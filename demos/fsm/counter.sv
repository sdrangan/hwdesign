==> flow/design.v <==
`timescale 1ns/1ps
module counter (
    input  logic clk,
    input  logic rst,    
    input  logic [31:0] cnt_init,
    input  logic start,
    output logic [31:0] cnt
);
    logic [31:0] cnt_next;
    always_comb begin
        cnt_next = cnt;   
        if ((start) && (cnt == 0))  begin
            cnt_next = cnt_init;
        end else if (cnt > 0) begin
            cnt_next = cnt -1;
        end else begin
            cnt_next = 0;
        end        
    end
    always_ff @(posedge clk) begin
        if (rst) begin
            cnt <= 0;
        end else begin
            cnt <= cnt_next;    
        end
    end
endmodule
From RTL to reports: counter:

Tool output for the design above, in the order of the flow.
Line numbers count from 1 in the design file above.
Operators carry their Yosys type and port widths (W data, S select, Z words).
Cell names lack the library's common part.
A cell with -- has no value.

* design top: counter
* clock input: clk
* library: sky130hd
* corner: tt_025C_1v80

Word-level counts:

Yosys after proc, flatten, opt, wreduce and memory -nomap, before mapping. Enables and synchronous resets that opt folds into registers are not counted as muxes. Memory bits, and registers merged into a memory's read port (data or address), are not among the register bits. Print and check cells are not counted. Equal cells are merged and count once.

* output and inout port bits: 32
* register bits: 32

* add/sub/neg operators: 1
* mux-type cells: 2
* order comparisons: 1
* reductions and logical operators: 2

Operators with widths (number)
* $mux W32: 2
* $sub A32 B1 Y32 const B: 1
* $gt A32 B1 Y1 const B: 1
* $logic_not A32 Y1: 1
* $logic_and A1 B1 Y1: 1

Longest topological paths:

Depth = most cells in a row (Yosys ltp): at word level without a register or memory, in the mapped netlist without a sequential cell, where the memories' decode and read muxes count.

* depth in word-level cells: 3
* ABC_AREA: 0
* mapped depth: 9
* depth with buffers taken out: 7

Netlist:

Source: synth_stat.txt of the flow (Yosys; design flattened, memories mapped). It holds for the ABC_AREA given above (unset counts as 0); a run with the other value may have another netlist.
The area totals of this step are shown rounded.

* standard cells after synthesis: 215
* mapped flip-flops: 32
* synthesis area: 1840 um^2
* sequential part of the area: 641 um^2

Cells by type
* dfxtp_1: number 32, total area 640.614 um^2
* xnor2_1: number 15, total area 131.376 um^2
* a21oi_1: number 19, total area 95.091 um^2
* nand3_1: number 17, total area 85.082 um^2
* xor2_1: number 7, total area 61.309 um^2
* nand2_1: number 16, total area 60.058 um^2
* nor3_1: number 12, total area 60.058 um^2
* or4_1: number 7, total area 52.55 um^2
* nor4_1: number 8, total area 50.048 um^2
* a211oi_1: number 5, total area 37.536 um^2
* nor2_1: number 9, total area 33.782 um^2
* or4_4: number 3, total area 33.782 um^2
* a21o_1: number 4, total area 30.029 um^2
* o31ai_1: number 4, total area 30.029 um^2
* a22o_1: number 3, total area 26.275 um^2
* o2bb2ai_1: number 3, total area 26.275 um^2
* or2_2: number 4, total area 25.024 um^2
* buf_4: number 3, total area 22.522 um^2

Other cell types: 29; their cells: 44.

Timing after synthesis:

Path of least setup slack by OpenSTA after synthesis, without wires, with an ideal clock, recovery checks aside; 20% of the period is set as input and as output delay. Where synthesis merged equal registers, the netlist keeps one of their names.

* path type: reg2reg
* from: register cnt[0]
* to: register cnt[28]
* stages on the path: 9
* slack: 166 ps
* arrival: 2530 ps
* delay of the path: 2644 ps
* period: 2810 ps
* required time: 2696 ps
* synthesis period reached: 2644 ps

"delay of the path" is the arrival time less input delay plus setup time.
"stages on the path" counts driving pins, that of a launching flip-flop among them; a cell with two outputs on the path counts twice.
"synthesis period reached" = period - worst setup slack (recovery checks aside). The figure is calculated, with input and output delays left at 20% of the set period.
The rows between start and end are the longest chain of elaborated cells between them; the timing report does not say that the signal goes this way. Where chains are equally long, one stands for them.
A line is the first line of the expression or statement that the cell stems from. Yosys adds cells for indexed reads and writes and turns some case tables into memories.

* cell sequence: dfxtp_1 > inv_1 > ha_1 > or4b_2 > or4_4 > buf_6 > nor4_1 > mux2_2 > a21o_1
* cells in the longest elaborated chain: 3
* elaborated cells on any way between the ends: 6
* source lines of those cells: 3
* classes of those cells: add/sub: 1; compare: 1; mux: 2; reduce/logical: 2

Ends and longest elaborated chain, after synthesis
* from (decl): line 7 `output logic [31:0] cnt`
* from (assign): line 22 `cnt <= 0;`
* from (assign): line 24 `cnt <= cnt_next;`
* $sub A32 B1 Y32: line 15 `cnt_next = cnt -1;`
* $mux W32: line 14 `end else if (cnt > 0) begin`
* $mux W32: line 12 `if ((start) && (cnt == 0))  begin`
* to (assign): line 22
* to (assign): line 24
* to (decl): line 7

Worst path after layout:

Path of least setup slack in the final report of stored run 1 (OpenROAD, finished layout, wires in). Where an end is a register, its clock arrival counts in the times.
The path's times are printed in steps of 10 ps; the period is the one set.

* path type: reg2reg
* from: register cnt[0]
* to: register cnt[28]
* stages on the path: 8
* period: 3950 ps
* slack: 1090 ps
* required time: 4140 ps
* arrival: 3040 ps

The rows between start and end are the longest chain of elaborated cells between them; the timing report does not say that the signal goes this way. Where chains are equally long, one stands for them.

* cell sequence: dfxtp_1 > inv_1 > ha_1 > or4b_2 > or4_4 > nor4_1 > mux2_2 > a21o_1
* cells in the longest elaborated chain: 3
* elaborated cells on any way between the ends: 6
* source lines of those cells: 3
* classes of those cells: add/sub: 1; compare: 1; mux: 2; reduce/logical: 2

Ends and longest elaborated chain, after layout
* from (decl): line 7 `output logic [31:0] cnt`
* from (assign): line 22 `cnt <= 0;`
* from (assign): line 24 `cnt <= cnt_next;`
* $sub A32 B1 Y32: line 15 `cnt_next = cnt -1;`
* $mux W32: line 14 `end else if (cnt > 0) begin`
* $mux W32: line 12 `if ((start) && (cnt == 0))  begin`
* to (assign): line 22
* to (assign): line 24
* to (decl): line 7

FLOW RESULTS
============

Top module counter; platform sky130hd; tools Yosys and OpenROAD; 2 stored runs in no particular order. Input and output delays are each 20% of the period that was set; the output load is 0.01 pF.
By "period achieved" is meant the clock period of the run minus its worst setup slack. This is arithmetic on one report: input and output delays are still those of the set period (20% each).
"time used up by the worst setup path" is the time allowed to the run's worst setup path (the clock period less input and output delay, where it has them) less its slack. Clock arrival times count: a late capture clock shortens it, a late launch clock lengthens it.
"power consumption" is the tool's figure for a default switching activity; nothing was simulated.
"time used up by the worst setup path" is given in steps of 10 ps.
Measured values are rounded.

### Stored run 1

Settings: `period_ns=3.95`, `CORE_UTILIZATION=24`, `SETUP_SLACK_MARGIN=0.13`, `CELL_PAD_IN_SITES_DETAIL_PLACEMENT=1`, `TNS_END_PERCENT=85`, `GPL_ROUTABILITY_DRIVEN=1`, `CTS_CLUSTER_DIAMETER=298`, `MIN_ROUTING_LAYER=met2`, `CAP_MARGIN=20`, `CORE_MARGIN=2`, `SLEW_MARGIN=20`

- Yosys chip area after synthesis: 1,840 um^2
- Overall die area: 8,400 um^2
- Standard-cell area after routing: 2,660 um^2
- Worst slack on setup checks: 1,090 ps
- Worst hold slack: 517 ps
- Power consumption: 1,810 uW
- Period achieved: 2,856 ps
- Time used up by the worst setup path: 2,860 ps
- Class of the worst setup path: reg2reg

### Stored run 2

Settings: `period_ns=2.96`, `CORE_UTILIZATION=64`, `SETUP_SLACK_MARGIN=0.48`, `PLACE_DENSITY_LB_ADDON=0.18`, `CORE_ASPECT_RATIO=1.02`, `GPL_ROUTABILITY_DRIVEN=1`, `SLEW_MARGIN=10`, `MIN_ROUTING_LAYER=met1`, `CAP_MARGIN=20`, `CORE_MARGIN=2`

Not finished: placement ended with error FLW-0024.
