==> flow/design.v <==
`timescale 1ns/1ps
module poly_fun #(
    parameter int WIDTH = 16,
    parameter signed [WIDTH-1:0] W2 = 3,
    parameter signed [WIDTH-1:0] W1 = 2,
    parameter signed [WIDTH-1:0] W0 = 4
) (
    input  logic clk,
    input  logic rst,
    input  signed  [WIDTH-1:0] x,   
    output logic signed  [WIDTH-1:0] y
);
    logic signed [WIDTH-1:0] x_reg, lin_term, xsq;
    always_ff @(posedge clk) begin
        if (rst) begin
            x_reg <= '0;
            lin_term <= '0;
            xsq <= '0;
        end else begin
            x_reg <= x;
            lin_term <= (W1 * x_reg) + W0;   
            xsq <= x_reg * x_reg;    
        end
    end
    always_comb begin
        y = W2 * xsq + lin_term;   
    end
endmodule
* Tool chain data of poly_fun
The steps from the RTL of poly_fun to its reports follow in flow order. Line numbers count from 1 in the design file above. Library cell names are shortened. The mark - stands for no value.
Inputs: top module poly_fun, clock port clk, library sky130hd, library corner tt_025C_1v80

* Elaborated design
Source: Yosys, flattened and elaborated, memories not mapped. Widths are those after wreduce; folded enables and synchronous resets count as part of the registers. Registers that Yosys merges into a memory's read port (data or address) are not register bits. Print and check cells do not count. Equal cells are merged and count once.
Bit counts: bits in registers 48, latch bits 0, memory bits (writable) 0, ROM bits 0, word width x clocked read ports 0, memory cells 0, input port bits 18, output and inout port bits 16, cells after elaboration 7
Operators by class: $add $sub $neg 2, $mul 2, div/mod/pow operators 0, $lt $le $gt $ge 0, eq/ne operators 0, shift operators 0, muxes and demuxes 0, bitwise gates (word level) 0, reduce/logical cells 0
Operator list (count):
- 16-bit by 16-bit multiplier with 16-bit output | 1
- 3-bit by 16-bit multiplier with 16-bit output (first input constant) | 1
- 16-bit adder | 1
- 16-bit by 4-bit adder with 16-bit output (second input constant) | 1

* Depth
Longest topological path by Yosys (ltp), each cell counted once; first at word level (registers and memories cut), then after technology mapping (sequential cells cut; the memories' decode and read muxes count).
Depth: word-level depth 2, ABC_AREA 1, mapped depth 28, depth with buffers taken out 26

* Mapped cells and area
The flow's flattened synthesis, as Yosys stat reports it; memories are mapped. The netlist is that of the ABC_AREA named above (0 if unset); the other value can give another one.
Synthesis totals: mapped cells 858, synthesis area 6438.7 sq um, sequential part of the area 900.9 sq um, flip-flop cells 45, buffers 20
Cell types:
- fa_1 | count 78, area in all 1.56E+03 sq um
- ha_1 | count 91, area in all 1.14E+03 sq um
- inv_1 | count 258, area in all 968.429 sq um
- dfxtp_1 | count 45, area in all 900.864 sq um
- nand2_1 | count 159, area in all 596.822 sq um
- a21oi_1 | count 40, area in all 200.192 sq um
- nand3_1 | count 37, area in all 185.178 sq um
- nor2_1 | count 38, area in all 142.637 sq um
- xor2_1 | count 16, area in all 140.134 sq um
- o21ai_0 | count 21, area in all 105.101 sq um
- xnor2_1 | count 11, area in all 96.342 sq um
- buf_4 | count 8, area in all 60.058 sq um
- nor3_1 | count 9, area in all 45.043 sq um
- clkbuf_1 | count 9, area in all 33.782 sq um
- nor2_4 | count 2, area in all 22.522 sq um
- o21a_1 | count 3, area in all 22.522 sq um
- nand3_2 | count 2, area in all 20.019 sq um
- inv_2 | count 5, area in all 18.768 sq um
Not listed: further types 16, cells in them 26.

* Timing after synthesis
Path of least setup slack by OpenSTA after synthesis, without wires, with an ideal clock, recovery checks aside; 20% of the period is set as input and as output delay. Where synthesis merged equal registers, the netlist keeps one of their names.
Path after synthesis: path type register -> register, from register x_reg[3], to register xsq[15], period 5.23 ns, setup time 0.115 ns, time at the first pin 0.000 ns, arrival time 5.177 ns, required time 5.115 ns, slack -0.062 ns, path delay 5.292 ns, stages on the path 24, path buffers 1, synthesis period reached 5.292 ns
"path delay" is the arrival time less input delay plus setup time. "stages on the path" counts driving pins, that of a launching flip-flop among them; a cell with two outputs on the path counts twice. "synthesis period reached" is the clock period less the worst setup slack; recovery checks do not enter. This is arithmetic on one report: input and output delays are still those of the set period (20% each). The rows between start and end are the longest chain of elaborated cells between them; the timing report does not say that the signal goes this way. Where chains are equally long, one stands for them. Each line given opens the expression or statement behind the cell; cells for indexed reads and writes are added by Yosys, which also makes memories of some case tables.
On the way, after synthesis: path through dfxtp_1 > clkbuf_1 > nand2_1 > fa_1 > fa_1 > inv_1 > fa_1 > inv_1 > fa_1 > inv_1 > fa_1 > inv_1 > fa_1 > inv_1 > ha_1 > nand2_1 > nor3_1 > nand3_1 > nand3_1 > nand2_1 > nand2_1 > a21oi_1 > a21oi_1 > nor2_1, cells in the longest elaborated chain 1, elaborated cells between the ends (all ways) 1, source lines of those cells 1, those cells by class mul (1)
RTL lines, path after synthesis:
- start: declaration | RTL line 13 | logic signed [WIDTH-1:0] x_reg, lin_term, xsq;
- start: assignment | RTL line 16 | x_reg <= '0;
- start: assignment | RTL line 20 | x_reg <= x;
- 16-bit by 16-bit multiplier with 16-bit output | RTL line 22 | xsq <= x_reg * x_reg;
- end: assignment | RTL line 18 | xsq <= '0;
- end: assignment | RTL line 22
- end: declaration | RTL line 13

* Timing after layout
From the final timing report of flow run A: the path of least setup slack in the routed layout; clock arrival at registers is part of the times.
Path after layout: path type register -> register, from register x_reg[1], to register xsq[12], period 4.05 ns, setup time 0.18 ns, time at the first pin 0.31 ns, arrival time 6.46 ns, required time 4.21 ns, slack -2.25 ns, stages on the path 24, path buffers 4
The rows between start and end are the longest chain of elaborated cells between them; the timing report does not say that the signal goes this way. Where chains are equally long, one stands for them.
On the way, after layout: path through dfxtp_4 > buf_4 > buf_6 > buf_6 > nand2_2 > xor2_2 > ha_1 > inv_1 > fa_1 > inv_1 > ha_2 > fa_1 > inv_2 > fa_2 > fa_1 > inv_2 > ha_4 > buf_6 > nand2_4 > o21ai_4 > a21oi_4 > o21bai_4 > o21ai_1 > a21oi_1, cells in the longest elaborated chain 1, elaborated cells between the ends (all ways) 1, source lines of those cells 1, those cells by class mul (1)
RTL lines, path after layout:
- start: declaration | RTL line 13 | logic signed [WIDTH-1:0] x_reg, lin_term, xsq;
- start: assignment | RTL line 16 | x_reg <= '0;
- start: assignment | RTL line 20 | x_reg <= x;
- 16-bit by 16-bit multiplier with 16-bit output | RTL line 22 | xsq <= x_reg * x_reg;
- end: assignment | RTL line 18 | xsq <= '0;
- end: assignment | RTL line 22
- end: declaration | RTL line 13

Hand-over note for poly_fun

Design poly_fun on sky130hd. What follows are 2 stored runs of the flow, each under its own settings; their order means nothing. The constraints put input and output delay at 20% of the set period each and load the outputs with 0.01 pF.

* Flow run A | settings: period_ns 4.05; CORE_UTILIZATION 34; SETUP_SLACK_MARGIN 1.07; PLACE_DENSITY 0.9; HOLD_SLACK_MARGIN -0.0; CELL_PAD_IN_SITES_DETAIL_PLACEMENT 1; TNS_END_PERCENT 100; ABC_AREA 1; CTS_CLUSTER_DIAMETER 177; MAX_ROUTING_LAYER met4; CAP_MARGIN 20; CORE_MARGIN 2; SLEW_MARGIN 20 | results: synthesis area 6438.7 sq um; overall die area 20053.4 sq um; std-cell area (final layout) 9796.9 sq um; smallest setup slack -2.252 ns; worst hold slack in the final report 0.653 ns
* Flow run B | settings: period_ns 5.78; CORE_UTILIZATION 48; CAP_MARGIN 20; CORE_MARGIN 2; SLEW_MARGIN 20 | results: synthesis area 5940.7 sq um; overall die area 13282.6 sq um; std-cell area (final layout) 6613.8 sq um; smallest setup slack 0.294 ns; worst hold slack in the final report 0.538 ns

End of note.
